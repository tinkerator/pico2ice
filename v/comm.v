==> flow/design.v <==
module spi_device(
    input wire clk,
    input wire reset,
    input wire ck,
    input wire cs,
    input wire si,
    output reg so,
    input wire send__ready,
    output reg send__ack,
    input wire [7:0] write,
    output reg recv__ready,
    input wire recv__ack,
    output reg [7:0] read);
    reg active;
    reg [3:0] count;
    reg [7:0] incoming;
    reg [7:0] outgoing;
    reg was;
    always @(posedge clk)
      begin
        if (! reset)
          begin
            recv__ready <= #1 1'b0;
            send__ack <= #1 1'b0;
            active <= #1 1'b0;
          end
        else
          begin
            was <= #1 ck;
            if (active & ! ck)
              begin
                so <= #1 outgoing[7];
              end
            if (! active)
              begin
                count <= #1 4'H0;
                active <= #1 ! cs;
              end
            else if (cs)
              begin
                active <= #1 1'b0;
              end
            else if (ck & ! was)
              begin
                count <= #1 (count + 4'H1);
                incoming <= #1 { incoming[6:0], si };
              end
            else if (count == 0)
              begin
                if (send__ready)
                  begin
                    send__ack <= #1 1'b1;
                    outgoing <= #1 write;
                  end
              end
            else if (count == 8)
              begin
                count <= #1 4'H0;
                read <= #1 incoming;
                recv__ready <= #1 1'b1;
              end
            else if (was & ! ck)
              begin
                outgoing[0] <= #1 1'b0;
                outgoing[7:1] <= #1 outgoing[6:0];
              end
            else
              begin
                recv__ready <= #1 (recv__ready & ! recv__ack);
                send__ack <= #1 (send__ack & send__ready);
              end
          end
      end
endmodule  
module mirror(
    input wire clk,
    input wire reset,
    input wire recv__ready,
    output reg recv__ack,
    input wire [7:0] cmd,
    output reg sent__ready,
    input wire sent__ack,
    output reg [7:0] reply,
    output reg [7:0] state);
    always @(posedge clk)
      begin
        if (! reset)
          begin
            state <= #1 8'H0;
            sent__ready <= #1 1'b0;
            recv__ack <= #1 1'b0;
          end
        else if (recv__ack & ! recv__ready)
          begin
            recv__ack <= #1 1'b0;
          end
        else if (sent__ready)
          begin
            sent__ready <= #1 ! sent__ack;
          end
        else if (recv__ready)
          begin
            recv__ack <= #1 1'b1;
            if (! recv__ack)
              begin
                sent__ready <= #1 1'b1;
                state <= #1 cmd;
                reply <= #1 state;
              end
          end
      end
endmodule  
module top(input wire  reset,
	   input wire  clk,
	   output wire led_r,
	   output wire led_g,
	   output wire led_b,
	   output wire ice_so,
	   input wire  ice_sck,
	   input wire  ice_ssn,
	   input wire  ice_si);
   reg sck;
   reg ssn;
   reg si;
   wire	      reply_ready;
   wire	      reply_ack;
   wire [7:0] reply;
   wire	      cmd_ready;
   wire	      cmd_ack;
   wire [7:0] cmd;
   wire [7:0] state;
   spi_device dev(clk,
		  reset,
		  sck,
		  ssn,
		  si,
		  ice_so,
		  reply_ready,
		  reply_ack,
		  reply,
		  cmd_ready,
		  cmd_ack,
		  cmd);
   mirror store(clk,
		reset,
		cmd_ready,
		cmd_ack,
		cmd,
		reply_ready,
		reply_ack,
		reply,
		state);
   assign led_r = !state[2];
   assign led_g = !state[1];
   assign led_b = !state[0];
   always @(posedge clk)
     begin
	ssn <= ice_ssn;
	sck <= ice_sck;
	si <= ice_si;
     end
endmodule  
Step by step through the tools: top
The steps from the RTL of top to its reports follow in flow order. Line numbers count from 1 in the design file above. Cell names lack the library's common part. The mark n/a stands for no value.

Design top: top. Clock input: clk. Library: sky130hd. Library corner: tt_025C_1v80.

Elaborated design
Counts by Yosys on the flattened word-level netlist (proc, flatten, opt, wreduce; memories kept). Register bits leave out memories and registers merged into their read ports (data or address). Print and check cells are left out. Cells with the same type and inputs are merged into one.

Under bitwise logic cells stands 13. Under reduce/logical cells stands 22. Muxes and demuxes: 23. The entry for equal/unequal tests reads 8. Add/sub/neg operators: 1.

Operator list (number): 7-bit 2-to-1 mux (4); 4-bit 2-to-1 mux (4); 1-bit 2-to-1 mux (15); 4-bit AND reduction (3); 6-bit AND reduction (2); 5-bit AND reduction (2); 1-bit zero test (9); 2-bit by 1-bit inequality test with 1-bit output with constant B (4); 1-bit NOT (7); 7-bit AND reduction (1); 1-bit bitwise AND (6); 3-bit inequality test with constant B (2); 2-bit AND reduction (2); 4-bit by 1-bit adder with 4-bit output with constant B (1); 4-bit equality test with constant B (1); 4-bit zero test (1); 2-bit inequality test with constant B (1); 2-bit nonzero test (1); 2-bit OR reduction (1).

The figure for elaborated cells is 84. The figure for register bits after elaboration is 54. For input port bits the number is 5.

Logic depth
Depth = most cells in a row (Yosys ltp): at word level without a register or memory, in the mapped netlist without a sequential cell, where the memories' decode and read muxes count.

The entry for word-level depth reads 5. The figure for ABC_AREA is 0. The entry for gate-level depth with buffers reads 6.

Mapped cells and area
Yosys stat after the flow's synthesis: flattened, memories mapped to cells. It holds for the ABC_AREA given above (unset counts as 0); a run with the other value may have another netlist. The area totals of this step are shown rounded.

Cells by type: edfxtp_1 (number 38, total area 1.14E+03 um^2); dfxtp_1 (number 16, total area 320.307 um^2); mux2_2 (number 7, total area 78.826 um^2); nor2b_1 (number 11, total area 68.816 um^2); mux2i_1 (number 5, total area 50.048 um^2); a21oi_1 (number 8, total area 40.038 um^2); ha_1 (number 3, total area 37.536 um^2); nor3b_4 (number 2, total area 37.536 um^2); nor2_1 (number 9, total area 33.782 um^2); inv_1 (number 8, total area 30.029 um^2); buf_6 (number 2, total area 22.522 um^2); and3b_1 (number 2, total area 17.517 um^2); o21a_1 (number 2, total area 15.014 um^2); o21ai_0 (number 3, total area 15.014 um^2); and2_1 (number 2, total area 12.512 um^2); and3_1 (number 2, total area 12.512 um^2); nand2_1 (number 3, total area 11.261 um^2); o41a_1 (number 1, total area 11.261 um^2).

Not listed: further types 14, cells in them 15.

The figure for mapped area is 2070 um^2. The figure for mapped flip-flops is 54. For mapped cells the number is 139. Sequential area: 1460 um^2.

By module: a second synthesis without flattening, with its own total; a netlist apart from the flattened one above.

The figure for cell total of the unflattened synthesis is 141. Under area total of the unflattened synthesis stands 2060 um^2.

Each row is one instance without its submodules.

By module: spi_device (times used 1, cells 83, seq. area 961 um^2, area 1340 um^2); mirror (times used 1, cells 52, seq. area 440 um^2, area 642 um^2); top (times used 1, cells 6, seq. area 60.1 um^2, area 71.3 um^2).

Path before layout
Source: OpenSTA report_checks on the synthesized netlist (no wires, ideal clock, input and output delay 20% of the period each), path of least setup slack; recovery checks are left aside. Register names are those of the netlist, which keeps one name where synthesis merged equal registers.

Path kind: register to register. Start point: register dev.count[0]. End point: register dev.outgoing[0]. Setup slack: 0.149 ns. Data arrival time: 1.826 ns. The entry for path delay reads 2.211 ns. Under period stands 2.36 ns. Time at the first pin: 0.000 ns. The figure for stages on the path is 6. For period reached after synthesis the number is 2.211 ns.

"path delay" is the arrival time less input delay plus setup time. "stages on the path": output pins that drive a net of the path, with the launching flip-flop's if there is one; two outputs of one cell count as two. "period reached after synthesis" is the clock period less the worst setup slack; recovery checks do not enter. This is arithmetic on one report: input and output delays are still those of the set period (20% each). The rows between start and end are the longest chain of elaborated cells between them; the timing report does not say that the signal goes this way. Where chains are equally long, one stands for them. Each line given opens the expression or statement behind the cell; cells for indexed reads and writes are added by Yosys, which also makes memories of some case tables. A register here has more assigning lines than the two given. Only ways into the end's enable, where the timed path ends, are counted here.

Cells stage by stage: edfxtp_1 -> inv_1 -> ha_1 -> nor3b_4 -> a21oi_1 -> nor3b_1. For cells in the longest elaborated chain the number is 3.

RTL lines, path post-synthesis: start: declaration (line 15) `reg [3:0] count;`; start: assignment (line 36) `count <= #1 4'H0;`; start: assignment (line 45) `count <= #1 (count + 4'H1);`; 4-bit zero test (line 48) `else if (count == 0)`; 2-bit by 1-bit inequality test with 1-bit output; 7-bit AND reduction; end: assignment (line 53) `outgoing <= #1 write;`; end: assignment (line 64) `outgoing[0] <= #1 1'b0;`; end: declaration (line 17) `reg [7:0] outgoing;`.

Worst path after layout
Path of least setup slack in the final report of entry A (OpenROAD, finished layout, wires in). Where an end is a register, its clock arrival counts in the times.

Path kind: input to register. Start point: input port reset. End point: register dev.outgoing[1]. Data arrival time: 2.37 ns. Time at the first pin: 0.73 ns. The figure for stages on the path is 4. Setup slack: 1.24 ns. Under period stands 3.67 ns.

The rows between start and end are the longest chain of elaborated cells between them; the timing report does not say that the signal goes this way. Where chains are equally long, one stands for them.

Cells stage by stage: clkdlybuf4s50_1 -> nor2b_1 -> nand3_1 -> nor3b_2. For cells in the longest elaborated chain the number is 1.

RTL lines, path after layout: start: declaration (line 113) `module top(input wire  reset,`; 7-bit AND reduction; end: assignment (line 53) `outgoing <= #1 write;`; end: assignment (line 65) `outgoing[7:1] <= #1 outgoing[6:0];`; end: declaration (line 17) `reg [7:0] outgoing;`.

FLOW RESULTS
============

Module top, platform sky130hd: 2 stored runs of the flow (Yosys, OpenROAD) with differing settings, in no particular order. Input and output delays are each 20% of the period that was set; the output load is 0.01 pF. "period achieved": clock period set for the run, less the worst setup slack. It is reckoned from that one timing run; input and output delays stay at 20% of the period that was set. By "time used up by the worst setup path" is meant the share of the clock period that the worst setup path is allowed (20% is reserved at inputs, 20% at outputs), minus its slack. Clock arrival times at its registers enter into it. "total power after layout": no workload was simulated; the value follows from the tool's default switching activity. The measured numbers are rounded.

Entry A has these settings: period_ns 3.67; CORE_UTILIZATION 66; SETUP_SLACK_MARGIN 0.26; PLACE_DENSITY_LB_ADDON 0.19; CORE_ASPECT_RATIO 0.54; CELL_PAD_IN_SITES_GLOBAL_PLACEMENT 1; TNS_END_PERCENT 15; GPL_TIMING_DRIVEN 0; MAX_ROUTING_LAYER met4; CAP_MARGIN 20; CORE_MARGIN 2; SLEW_MARGIN 20. The mapped cell area after synthesis is 2,070 um^2. For the area of the die the run shows 3,620 um^2. The std-cell area (final layout) is 2,290 um^2. For the utilization of the finished layout the run shows 0.799. The measured setup slack of the worst path is 1.24 ns. The measured sum of negative setup slack is 0.000 ns. The worst hold slack reads 0.432 ns. The total power after layout reads 1,030 uW. The period achieved is 2.426 ns. The measured time used up by the worst setup path is 1.69 ns. Worst path kind: input to register.

Entry B has these settings: period_ns 1.52; CORE_UTILIZATION 66; SETUP_SLACK_MARGIN 0.33; PLACE_DENSITY 0.75; CORE_ASPECT_RATIO 1.66; CORE_MARGIN 9; CELL_PAD_IN_SITES_GLOBAL_PLACEMENT 2; ABC_AREA 0; GPL_TIMING_DRIVEN 0; GPL_ROUTABILITY_DRIVEN 0; CAP_MARGIN 20; MAX_ROUTING_LAYER met5; SLEW_MARGIN 20. Outcome: not finished: placement ended with error GPL-0301.
